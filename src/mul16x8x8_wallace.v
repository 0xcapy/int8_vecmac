==> flow/design.v <==
`timescale 1ns/1ps
module adder_tree_var #(
    parameter integer LANES  = 4,                                
    parameter integer INW    = 16,
    parameter integer STAGES = (LANES < 4) ? 2 : $clog2(LANES),  
    parameter integer OUTW   = INW + STAGES + 1                  
)(
    input  wire                       clk,
    input  wire                       rst_n,
    input  wire                       in_valid,
    input  wire [LANES*INW-1:0]       prod_flat,  
    output wire                       out_valid,
    output wire [OUTW-1:0]            sum
);
wire [OUTW-1:0] s0 [0:LANES-1];
genvar gi;
generate
    for (gi = 0; gi < LANES; gi = gi + 1)
        assign s0[gi] = {{(OUTW-INW){1'b0}}, prod_flat[INW*gi +: INW]};
endgenerate
reg [STAGES-1:0] v_pipe;
always @(posedge clk or negedge rst_n)
    if (!rst_n)           v_pipe <= {STAGES{1'b0}};
    else                  v_pipe <= {v_pipe[STAGES-2:0], in_valid};
localparam L1 = (LANES>1) ? LANES/2 : 1;
wire [OUTW-1:0] w1 [0:L1-1];           
reg  [OUTW-1:0] r1 [0:L1-1];           
generate
    if (LANES > 1) begin
        for (gi = 0; gi < L1; gi = gi + 1)
            assign w1[gi] = s0[2*gi] + s0[2*gi+1];
    end
    else begin
        assign w1[0] = s0[0];
    end
endgenerate
integer i;
always @(posedge clk or negedge rst_n)
    if (!rst_n)
        for (i = 0; i < L1; i = i + 1) r1[i] <= {OUTW{1'b0}};
    else
        for (i = 0; i < L1; i = i + 1) r1[i] <= w1[i];
generate
if (STAGES > 1) begin : GEN_LVL2
    localparam L2 = (LANES>2) ? LANES/4 : 1;
    wire [OUTW-1:0] w2 [0:L2-1];
    reg  [OUTW-1:0] r2 [0:L2-1];
    if (LANES > 2) begin
        for (gi = 0; gi < L2; gi = gi + 1)
            assign w2[gi] = r1[2*gi] + r1[2*gi+1];
    end
    else begin
        assign w2[0] = r1[0];
    end
    always @(posedge clk or negedge rst_n)
        if (!rst_n)
            for (i = 0; i < L2; i = i + 1) r2[i] <= {OUTW{1'b0}};
        else
            for (i = 0; i < L2; i = i + 1) r2[i] <= w2[i];
end
endgenerate
generate
if (STAGES > 2) begin : GEN_LVL3
    localparam L3 = LANES/8;          
    wire [OUTW-1:0] w3 [0:L3-1];
    reg  [OUTW-1:0] r3 [0:L3-1];
    for (gi = 0; gi < L3; gi = gi + 1)
        assign w3[gi] = GEN_LVL2.r2[2*gi] + GEN_LVL2.r2[2*gi+1];
    always @(posedge clk or negedge rst_n)
        if (!rst_n)
            for (i = 0; i < L3; i = i + 1) r3[i] <= {OUTW{1'b0}};
        else
            for (i = 0; i < L3; i = i + 1) r3[i] <= w3[i];
end
endgenerate
generate
if (STAGES > 3) begin : GEN_LVL4
    wire [OUTW-1:0] w4 = GEN_LVL3.r3[0] + GEN_LVL3.r3[1];
    reg  [OUTW-1:0] r4;
    always @(posedge clk or negedge rst_n)
        if (!rst_n)       r4 <= {OUTW{1'b0}};
        else              r4 <= w4;
    assign sum = r4;
end
else if (STAGES == 3) begin
    assign sum = GEN_LVL3.r3[0];
end
else if (STAGES == 2) begin
    assign sum = GEN_LVL2.r2[0];
end
else begin
    assign sum = {2'b00, r1[0][INW-1:0]};  
end
endgenerate
assign out_valid = v_pipe[STAGES-1];
endmodule
`timescale 1ns/1ps
(* use_dsp = "no" *)
module mul16x8x8_wallace
(
    input  wire         clk,
    input  wire         rst_n,
    input  wire         in_valid,
    input  wire [127:0] in_a,
    input  wire [127:0] in_b,
    output reg          out_valid,
    output reg  [19:0]  out_sum
);
    genvar  g;
    integer i;
    wire [7:0] a [0:15];
    wire [7:0] b [0:15];
    generate
        for (g = 0; g < 16; g = g + 1) begin : G_SLICE
            assign a[g] = in_a[g*8 +: 8];
            assign b[g] = in_b[g*8 +: 8];
        end
    endgenerate
    wire [15:0] p [0:15];
    wire        v_lane [0:15];
    generate
        for (g = 0; g < 16; g = g + 1) begin : G_MUL
            wallace_mult8 u_mul (
                .clk      (clk),
                .rst_n    (rst_n),
                .in_valid (in_valid),
                .a        (a[g]),
                .b        (b[g]),
                .out_valid(v_lane[g]),
                .product  (p[g])
            );
        end
    endgenerate
    reg [15:0] p_r [0:15];
    reg        v_r;                
    always @(posedge clk or negedge rst_n) begin
        if (!rst_n) begin
            for (i = 0; i < 16; i = i + 1) p_r[i] <= 16'd0;
            v_r <= 1'b0;
        end
        else begin
            for (i = 0; i < 16; i = i + 1) p_r[i] <= p[i];
            v_r <= v_lane[0];       
        end
    end
    wire [255:0] prod_bus;
    generate
        for (g = 0; g < 16; g = g + 1)
            assign prod_bus[g*16 +: 16] = p_r[g];
    endgenerate
    wire        tree_valid;
    wire [19:0] tree_sum;
    adder_tree_var #(
        .LANES (16),
        .INW   (16),
        .OUTW  (20)
    ) u_tree (
        .clk       (clk),
        .rst_n     (rst_n),
        .in_valid  (v_r),
        .prod_flat (prod_bus),
        .out_valid (tree_valid),
        .sum       (tree_sum)
    );
    always @(posedge clk or negedge rst_n) begin
        if (!rst_n) begin
            out_valid <= 1'b0;
            out_sum   <= 20'd0;
        end
        else begin
            out_valid <= tree_valid;
            out_sum   <= tree_sum;
        end
    end
endmodule
`timescale 1ns/1ps
module ha(input wire a, b, output wire s, c);
    assign s = a ^ b;
    assign c = a & b;
endmodule
module fa(input wire a, b, cin, output wire s, cout);
    assign s    = a ^ b ^ cin;
    assign cout = (a & b) | (a & cin) | (b & cin);
endmodule
(* use_dsp = "no" *)
module wallace_mult8 (
    input  wire        clk,
    input  wire        rst_n,
    input  wire        in_valid,
    input  wire [7:0]  a,
    input  wire [7:0]  b,
    output wire        out_valid,
    output wire [15:0] product
);
    localparam W = 17;              
    wire [W-1:0] pp [7:0];
    genvar gi, gj;
    generate
        for (gi = 0; gi < 8; gi = gi + 1) begin : ROW
            for (gj = 0; gj < W; gj = gj + 1) begin : COL
                if (gj >= gi && gj < gi + 8) begin
                    assign pp[gi][gj] = a[gi] & b[gj - gi];
                end else begin
                    assign pp[gi][gj] = 1'b0;
                end
            end
        end
    endgenerate
    wire [W-1:0] l1s0,l1s1,l1s2,l1c0,l1c1,l1c2;
    generate
        for (gj = 0; gj < 16; gj = gj + 1) begin : L1
            fa fa0 (pp[0][gj], pp[1][gj], pp[2][gj],
                     l1s0[gj], l1c0[gj+1]);
            ha ha0 (pp[3][gj], pp[4][gj],
                     l1s1[gj], l1c1[gj+1]);
            fa fa1 (pp[5][gj], pp[6][gj], pp[7][gj],
                     l1s2[gj], l1c2[gj+1]);
        end
    endgenerate
    assign {l1c0[0],l1c1[0],l1c2[0]} = 3'b000;
    assign {l1s0[16],l1s1[16],l1s2[16]} = 3'b000;
    reg [W-1:0] r1s0,r1s1,r1s2,r1c0,r1c1,r1c2;
    reg         v1;
    always @(posedge clk or negedge rst_n) begin
        if (!rst_n) begin
            v1 <= 1'b0;
        end else if (in_valid) begin
            v1   <= 1'b1;
            r1s0 <= l1s0;  r1c0 <= l1c0;
            r1s1 <= l1s1;  r1c1 <= l1c1;
            r1s2 <= l1s2;  r1c2 <= l1c2;
        end else begin
            v1 <= 1'b0;
        end
    end
    wire [W-1:0] l2s0,l2s1,l2c0,l2c1;
    generate
        for (gj = 0; gj < W-1; gj = gj + 1) begin : L2
            fa fa2 (r1s0[gj], r1s1[gj], r1s2[gj],
                     l2s0[gj], l2c0[gj+1]);
            fa fa3 (r1c0[gj], r1c1[gj], r1c2[gj],
                     l2s1[gj], l2c1[gj+1]);
        end
    endgenerate
    assign l2s0[W-1] = r1s0[W-1] ^ r1s1[W-1] ^ r1s2[W-1];
    assign l2s1[W-1] = r1c0[W-1] ^ r1c1[W-1] ^ r1c2[W-1];
    assign {l2c0[0],l2c1[0]} = 2'b00;
    reg [W-1:0] r2s0,r2s1,r2c0,r2c1;
    reg         v2;
    always @(posedge clk or negedge rst_n) begin
        if (!rst_n) begin
            v2 <= 1'b0;
        end else if (v1) begin
            v2   <= 1'b1;
            r2s0 <= l2s0;  r2c0 <= l2c0;
            r2s1 <= l2s1;  r2c1 <= l2c1;
        end else begin
            v2 <= 1'b0;
        end
    end
    wire [W-1:0] s3, c3;
    generate
        for (gj = 0; gj < W-1; gj = gj + 1) begin : L3
            fa fa4 (r2s0[gj], r2s1[gj], r2c0[gj],
                     s3[gj], c3[gj+1]);
        end
    endgenerate
    assign s3[W-1] = r2s0[W-1] ^ r2s1[W-1] ^ r2c0[W-1];
    assign c3      [0] = 1'b0;
    wire [17:0] final18 = {1'b0, s3}
                       +  c3 
                       +  r2c1;  
    reg [15:0] product_r;
    reg        v3;
    always @(posedge clk or negedge rst_n) begin
        if (!rst_n) begin
            v3 <= 1'b0;
        end else if (v2) begin
            v3       <= 1'b1;
            product_r<= final18[15:0];
        end else begin
            v3 <= 1'b0;
        end
    end
    assign product   = product_r;
    assign out_valid = v3;    
endmodule
# From RTL to reports: mul16x8x8_wallace
# Tool output for the design above, in the order of the flow.
# Line numbers count from 1 in the design file above.
# Library cell names are shortened.
inputs:
  top_module: "mul16x8x8_wallace"
  clock: "clk"
  lib: "sky130hd"
  corner: "tt_025C_1v80"

# Word level
# Counts by Yosys on the flattened word-level netlist (proc, flatten, opt, wreduce). Print and check cells are left out. Cells with the same type and inputs are merged into one.
word_totals:
  output_inout_bits: 21
  ff_bits: 2377
  input_bits: 259
  wordCells: 5275
classes:
  n_logic: 5008
  add_sub_neg: 47
  reduce_and_logical: 3
  n_mux: 3
op_table:
  columns: ["cell", "n"]
  rows:
  - ["bitwise AND 1 bit", 2784]
  - ["bitwise XOR 1 bit", 1296]
  - ["OR 1 bit", 928]
  - ["adder 15 x 16 -> 16 bit", 16]
  - ["adder 16 x 13 -> 16 bit", 16]
  - ["adder 20 bit", 7]
  - ["adder 16 x 16 -> 17 bit", 8]
  - ["AND reduction 2 bit", 3]
  - ["two-way mux 1 bit", 3]

# Depth
# Longest topological path by Yosys (ltp), each cell counted once; first at word level (registers and memories cut), then after technology mapping (sequential cells cut; the memories' decode and read muxes count).
depth:
  ltp_word: 5
  ABC_AREA: 0
  depth_mapped: 14
  ltp_nobuf: 14

# After synthesis
# Yosys stat after the flow's synthesis: flattened, memories mapped to cells. It holds for the ABC_AREA given above (unset counts as 0); a run with the other value may have another netlist.
# Totals and module areas in this step are rounded.
types:
  columns: ["type", "n", "area_total_um2"]
  rows:
  - ["edfxtp_1", 1792, 5.38E+04]
  - ["dfrtp_1", 551, 1.38E+04]
  - ["fa_1", 623, 1.25E+04]
  - ["ha_1", 843, 1.05E+04]
  - ["inv_1", 1299, 4.88E+03]
  - ["and2_1", 455, 2846.48]
  - ["nand2_1", 734, 2.76E+03]
  - ["xnor2_1", 257, 2.25E+03]
  - ["a21oi_1", 308, 1.54E+03]
  - ["nor2_1", 208, 780.749]
  - ["xor2_1", 79, 691.914]
  - ["a21o_1", 87, 653.126]
  - ["o21ai_0", 101, 505.485]
  - ["o21a_1", 58, 435.418]
  - ["nor3_1", 65, 325.312]
  - ["nor2b_1", 47, 294.032]
  - ["nand3_1", 57, 285.274]
  - ["a211oi_1", 36, 270.259]
# Other cell types: 52; their cells: 410.
synth_totals:
  mapped_area_um2: 110000
  flip_flops: 2343
  seqArea_um2: 68000
  cell_count: 8010
  buf_cells: 14
# By module: a second synthesis without flattening, with its own total; a netlist apart from the flattened one above.
hier_totals:
  hier_cells: 9238
  hier_area_um2: 160000
# Rows give one instance, submodules left out.
modules:
  columns: ["mod", "seq_area_um2", "n_inst", "mod_area_um2", "n_cells"]
  rows:
  - ["wallace_mult8", 5200, 16, 6600, 357]
  - ["fa", 0.0, 1280, 20, 1]
  - ["adder_tree_var", 6800, 1, 17000, 1712]
  - ["mul16x8x8_wallace", 7000, 1, 7000, 278]
  - ["ha", 0.0, 256, 13, 1]

# Path before layout
# OpenSTA on the mapped netlist: ideal clock, no wires. The path of least setup slack (recovery checks aside). Input and output delay are each 20% of the period. Register names are those of the netlist, which keeps one name where synthesis merged equal registers.
synth_path:
  kind: "input -> register"
  start: "in rst_n"
  end: "reg G_MUL[0].u_mul.r1c0[2]"
  setup_time_ps: 1306
  t_first_pin_ps: 4660
  path_delay_ps: 19930
  required_ps: 21994
  n_path_buf: 0
  path_slack_ps: -1290
  in_delay_ps: 4660
  driving_pins: 1
  period_ps: 23300
  arrival_time_ps: 23284
  period_less_setup_slack_ps: 24590
# "path_delay_ps" = arrival - input delay + setup time.
# "driving_pins" counts driving pins, that of a launching flip-flop among them; a cell with two outputs on the path counts twice.
# "period_less_setup_slack_ps" is the clock period less the worst setup slack; recovery checks do not enter. This is arithmetic on one report: input and output delays are still those of the set period (20% each).
# Between the ends stands the longest chain of elaborated cells between them, by number of cells; it is not shown to be the way that was timed. Of several equally long chains one is given.
# A line is the first line of the expression or statement that the cell stems from. Yosys adds cells for indexed reads and writes and turns some case tables into memories.
synth_via:
  path_cell_list: "and2_1"
  elab_chain_len: 1
  cone_cells: 1
  lines_between: 0
  cone_classes: "reduce/logical (1)"
synth_rtl:
  columns: ["item", "line", "text"]
  rows:
  - ["start: declaration", 102, "input  wire         rst_n,"]
  - ["AND reduction 2 bit", null, null]
  - ["end: assignment", 229, "r1s0 <= l1s0;  r1c0 <= l1c0;"]
  - ["end: declaration", 222, "reg [W-1:0] r1s0,r1s1,r1s2,r1c0,r1c1,r1c2;"]

# Worst path after layout
# Path of least setup slack in the final report of run 1 (OpenROAD, finished layout, wires in). Where an end is a register, its clock arrival counts in the times.
# The report prints the path's times to 10 ps; the period is as set.
layout_path:
  kind: "input -> register"
  start: "in rst_n"
  end: "reg G_MUL[12].u_mul.r2s0[14]"
  t_first_pin_ps: 5380
  in_delay_ps: 5380
  required_ps: 27340
  period_ps: 26900
  setup_time_ps: 370
  arrival_time_ps: 9920
  n_path_buf: 5
  path_slack_ps: 17420
  driving_pins: 6
# Between the ends stands the longest chain of elaborated cells between them, by number of cells; it is not shown to be the way that was timed. Of several equally long chains one is given.
layout_via:
  path_cell_list: "buf_8 -> and2_4 -> buf_4 -> buf_12 -> buf_4 -> buf_4"
  elab_chain_len: 1
  cone_cells: 1
  lines_between: 0
  cone_classes: "reduce/logical (1)"
layout_rtl:
  columns: ["item", "line", "text"]
  rows:
  - ["start: declaration", 102, "input  wire         rst_n,"]
  - ["AND reduction 2 bit", null, null]
  - ["end: assignment", 255, "r2s0 <= l2s0;  r2c0 <= l2c0;"]
  - ["end: declaration", 248, "reg [W-1:0] r2s0,r2s1,r2c0,r2c1;"]

# Flow runs of mul16x8x8_wallace

2 stored runs of mul16x8x8_wallace in the flow (synthesis by Yosys, layout by OpenROAD, sky130hd cells), in arbitrary order. Constraints: input delay and output delay 20% of the set period each, output load 0.01 pF.
"worst_path_ps" = time allowed to the worst setup path (clock period - input delay - output delay, where it has them) - its slack; a late launch clock adds to it, a late capture clock takes from it.
"worst_path_ps" is known to 10 ps.
The measured numbers are rounded.

--- run 1 ---
==> flow/run.sh <==
#!/bin/bash
# the make line also repeats the synthesis and layout settings of config.mk as NAME=value (left out here)
make -C /OpenROAD-flow-scripts/flow DESIGN_CONFIG=/design/flow/config.mk WORK_HOME=/design/flow/orfs CLKGATE_MAP_FILE= finish
==> flow/config.mk <==
export PLATFORM = sky130hd
export DESIGN_NAME = mul16x8x8_wallace
export DESIGN_NICKNAME = mul16x8x8_wallace
export VERILOG_FILES = /design/flow/design.v
export SDC_FILE = /design/flow/constraint.sdc
export NUM_CORES = 4
export LEC_CHECK = 0
export CAP_MARGIN = 20
export CORE_ASPECT_RATIO = 1.42
export CORE_MARGIN = 2
export CORE_UTILIZATION = 52
export CTS_CLUSTER_DIAMETER = 61
export CTS_CLUSTER_SIZE = 61
export GPL_ROUTABILITY_DRIVEN = 1
export MAX_ROUTING_LAYER = met4
export PLACE_DENSITY_LB_ADDON = 0.25
export SLEW_MARGIN = 20
==> flow/constraint.sdc <==
create_clock -name core_clock -period 26.9 [get_ports {clk}]
set_input_delay 5.3800 -clock core_clock [delete_from_list [all_inputs] [get_ports {clk}]]
set_output_delay 5.3800 -clock core_clock [all_outputs]
set_load 0.01 [all_outputs]

==> results, as YAML <==
results:
  synthArea_um2: 110000
  fin_ws_ps: 17000
  total_die_area_um2: 220000
  final_cell_area_um2: 120000
  worst_path_ps: 4100
  timing.worst_path_kind: "input -> register"
  fin_hold_ws_ps: 310

--- run 2 ---
==> flow/run.sh <==
#!/bin/bash
# the make line also repeats the synthesis and layout settings of config.mk as NAME=value (left out here)
make -C /OpenROAD-flow-scripts/flow DESIGN_CONFIG=/design/flow/config.mk WORK_HOME=/design/flow/orfs CLKGATE_MAP_FILE= finish
==> flow/config.mk <==
export PLATFORM = sky130hd
export DESIGN_NAME = mul16x8x8_wallace
export DESIGN_NICKNAME = mul16x8x8_wallace
export VERILOG_FILES = /design/flow/design.v
export SDC_FILE = /design/flow/constraint.sdc
export NUM_CORES = 4
export LEC_CHECK = 0
export CAP_MARGIN = 20
export CELL_PAD_IN_SITES_DETAIL_PLACEMENT = 0
export CELL_PAD_IN_SITES_GLOBAL_PLACEMENT = 1
export CORE_ASPECT_RATIO = 0.81
export CORE_MARGIN = 3
export CORE_UTILIZATION = 27
export CTS_CLUSTER_SIZE = 31
export MIN_ROUTING_LAYER = met1
export PLACE_DENSITY_LB_ADDON = 0.07
export SLEW_MARGIN = 40
==> flow/constraint.sdc <==
create_clock -name core_clock -period 43.2 [get_ports {clk}]
set_input_delay 8.6400 -clock core_clock [delete_from_list [all_inputs] [get_ports {clk}]]
set_output_delay 8.6400 -clock core_clock [all_outputs]
set_load 0.01 [all_outputs]

==> results, as YAML <==
results:
  synthArea_um2: 110000
  fin_ws_ps: 31000
  total_die_area_um2: 420000
  final_cell_area_um2: 130000
  worst_path_ps: 3870
  timing.worst_path_kind: "input -> register"
  fin_hold_ws_ps: 330
